==> flow/design.v <==
interface C2MInterface
#(
	parameter DWIDTH = 512, AWIDTH = 32
)
(
	input logic clock,reset
);	
logic [DWIDTH-1:0] data_tran; 	 
logic [AWIDTH-1:0] addr;		 
logic rw;						 
logic valid_tran;				 
logic [2:0] tag_tran;			 
logic ack_tran;					 
logic full;						 
logic [DWIDTH-1:0] read_data;	 
logic [2:0] tag_data;			 
logic ack_data;					 
logic valid_data;				 
modport Cache_tran	(
						input 	ack_tran,tag_tran,full,reset,clock,
						output  addr, data_tran, rw, valid_tran
					);
modport Cache_data 	(
						input read_data,reset,clock,tag_data,valid_data,
						output ack_data
					);
modport Mem_tran	(
						input clock,reset,addr,data_tran,rw,valid_tran,
						output 	ack_tran,tag_tran,full
					);
modport Mem_data	(
						input ack_data,reset,clock,
						output read_data,tag_data,valid_data						
					);
endinterface
interface ControllerIF(input logic clock,reset);
logic [2-1:0] bank;
logic [2-1:0] bankgroup;
logic [15-1:0] row;
logic [10-1:0] column;
logic [512-1:0] DataIn;
logic [32-1:0] AddrIn;
logic rw_in;
logic start,done,valid,buff;
logic [3-1:0] tagfsm;
logic [512-1:0] DataOut;
logic [32-1:0] AddrOut;
logic rw_out,full,refresh,ap; 
logic [3 -1:0]tagread, tag;
logic PageMiss, PageEmpty;
logic [1:0] PageHit;
assign row = AddrOut [31:17];
assign bank = AddrOut[16:15];
assign column = {AddrOut[14:8],AddrOut[5:3]};
assign bankgroup = AddrOut[7:6];
modport Sched_FSM 	(
											output 	DataOut,AddrOut,rw_out,refresh,ap,start,tagread,PageMiss,PageEmpty,PageHit,
											input 	done,buff,tagfsm,reset,clock
										);
modport FSM_Sched	(
											output 	done,buff,tagfsm,
											input 	DataOut,bank,bankgroup,row,column,rw_out,refresh,ap,start,tagread,PageMiss,PageEmpty,PageHit
										);
modport Sched_Cache	(
											output tag,full,
											input DataIn,AddrIn,rw_in,valid,clock,reset
										);
endinterface
module CountdownTimer(clock, Reset, HitZero,Load);
input clock;
input Reset;
input logic [31:0] Load;
output HitZero;
reg [31:0] Count;
assign HitZero = (Count == 0);
always @(posedge clock)
begin
if (Reset)
    Count <= Load;
else
    Count <= Count - 1;
end
endmodule
# == From RTL to reports: CountdownTimer ==
# The steps from the RTL of CountdownTimer to its reports follow in flow order.
# Lines are those of the file above, counted from 1.
# Library cell names are shortened.
# A cell with n/a has no value.
# design
top,CountdownTimer
clock,clock
library,sky130hd
lib_corner,tt_025C_1v80

# == After elaboration ==
# Counts by Yosys on the flattened word-level netlist (proc, flatten, opt, wreduce; memories kept). Register bits leave out memories and registers merged into their read ports (data or address); mux counts leave out enables and synchronous resets folded into registers. Print and check cells are left out. Cells with the same type and inputs are merged into one.
# classes
muxes,1
n_addsub,1
reduce_and_logical,1
# op_table
op,n
32-bit by 1-bit subtractor with 32-bit output (second input constant),1
32-bit logical NOT,1
32-bit 2-to-1 mux,1
# bits
in_bits,34
regBits,32
output_inout_bits,1
word_cells,4

# == Depth ==
# Depth = most cells in a row (Yosys ltp): at word level without a register or memory, in the mapped netlist without a sequential cell, where the memories' decode and read muxes count.
# logic_depth
depth_word,2
abc_area,0
mapped_depth,7

# == After synthesis ==
# Source: synth_stat.txt of the flow (Yosys; design flattened, memories mapped). It holds for the ABC_AREA given above (unset counts as 0); a run with the other value may have another netlist.
# Totals and module areas in this step are rounded.
# by_type
cell,n,type_area_um2
dfxtp_1,32,640.614
or4_1,17,127.622
a31oi_1,14,87.584
o31ai_1,10,75.072
nor2_1,19,71.318
xnor2_1,7,61.309
nand2_1,16,60.058
o21ai_0,12,60.058
o41ai_1,6,52.55
or3_1,8,50.048
clkbuf_1,13,48.797
nor4_1,7,43.792
or2_2,6,37.536
o311ai_0,4,35.034
a21o_1,3,22.522
nand4bb_1,2,22.522
a21oi_1,4,20.019
buf_2,4,20.019
# Other cell types: 12; their cells: 19.
# mapped
cells,203
seqArea_um2,641
ff_cells,32
area_um2,1670
buffers,17

# == Worst setup path after synthesis ==
# Path of least setup slack by OpenSTA after synthesis, without wires, with an ideal clock, recovery checks aside; 20% of the period is set as input and as output delay. Where synthesis merged equal registers, the netlist keeps one of their names.
# synth_path
kind,register to output
from,reg Count[0]
to,out HitZero
n_path_buf,0
t_first_pin_ns,0.000
setup_slack_ns,1.374
clock_period_ns,3.99
stages,7
output_delay_ns,0.798
arrival_ns,1.818
delay_ns,1.818
synth_period_reached_ns,2.616
# "delay_ns" is the arrival time less input delay plus setup time.
# A path that ends at an output port has no setup time.
# "stages": output pins that drive a net of the path, with the launching flip-flop's if there is one; two outputs of one cell count as two.
# "synth_period_reached_ns" = period - worst setup slack (recovery checks aside). The figure is calculated, with input and output delays left at 20% of the set period.
# The rows between start and end are the longest chain of elaborated cells between them; the timing report does not say that the signal goes this way. Where chains are equally long, one stands for them.
# A line is the first line of the expression or statement that the cell stems from. Yosys adds cells for indexed reads and writes and turns some case tables into memories.
# synth_between
cell_sequence,dfxtp_1 inv_1 ha_1 or3b_2 nor4_1 nand2_1 nor3_1
elab_chain_len,1
cone_cells,1
lines_between,1
classes_between,1 x reduce/logical
# synth_rtl
item,line,rtl
"start, declared",74,reg [31:0] Count;
"start, assigned",79,Count <= Load;
"start, assigned",81,Count <= Count - 1;
32-bit logical NOT,75,assign HitZero = (Count == 0);
"end, declared",73,output HitZero;

# == Timing after layout ==
# Path of least setup slack in the final report of flow run 1 (OpenROAD, finished layout, wires in). Where an end is a register, its clock arrival counts in the times.
# layout_path
kind,register to register
from,reg Count[7]
to,reg Count[30]
stages,7
n_path_buf,2
arrival_ns,2.61
clock_period_ns,2.45
t_first_pin_ns,0.29
setup_slack_ns,0.06
# The rows between start and end are the longest chain of elaborated cells between them; the timing report does not say that the signal goes this way. Where chains are equally long, one stands for them.
# layout_between
cell_sequence,dfxtp_1 or4_4 buf_6 or4_4 buf_6 or4_4 a31oi_1
elab_chain_len,2
cone_cells,2
lines_between,2
classes_between,1 x add/sub; 1 x mux
# layout_rtl
item,line,rtl
"start, declared",74,reg [31:0] Count;
"start, assigned",79,Count <= Load;
"start, assigned",81,Count <= Count - 1;
32-bit by 1-bit subtractor with 32-bit output,81,
32-bit 2-to-1 mux,78,if (Reset)
"end, assigned",79,
"end, assigned",81,
"end, declared",74,

# Record of 2 stored runs of the RTL-to-layout flow on CountdownTimer, platform sky130hd. The runs are unordered. Constraints: input delay and output delay 20% of the set period each, output load 0.01 pF.
# "period_reached_ns" means the clock period less the worst setup slack. The figure is calculated, with input and output delays left at 20% of the set period.
# "critical_path_time_ns" is the time allowed to the run's worst setup path (the clock period less input and output delay, where it has them) less its slack. Clock arrival times count: a late capture clock shortens it, a late launch clock lengthens it.
# "total_power_mw" is the tool's figure for a default switching activity; nothing was simulated.
# Results are given in rounded form.
# A setting shown as -- is not set for that run.
name,flow run 1,flow run 2
period_ns,2.45,3.38
CORE_UTILIZATION,41,22
SETUP_SLACK_MARGIN,-0.01,0.83
PLACE_DENSITY_LB_ADDON,0.03,0.2
CORE_ASPECT_RATIO,0.56,1.03
TNS_END_PERCENT,10,--
CTS_CLUSTER_SIZE,12,--
CAP_MARGIN,20,20
SLEW_MARGIN,20,20
MIN_ROUTING_LAYER,met1,--
CORE_MARGIN,2,2
CELL_PAD_IN_SITES_GLOBAL_PLACEMENT,--,3
GPL_ROUTABILITY_DRIVEN,--,0
CTS_CLUSTER_DIAMETER,--,375
utilization_pct,62.7,30.9
setup_ws_ns,0.058,0.834
tns_ns,0.000,0.000
critical_path_time_ns,2.39,1.87
critical_path_type,register to register,register to output
dieArea_um2,4620,8290
fin_hold_ws_ns,0.461,0.463
total_power_mw,1.35,0.907
final_stdcell_area_um2,2450,2290
synth_area_um2,1670,1670
period_reached_ns,2.392,2.546
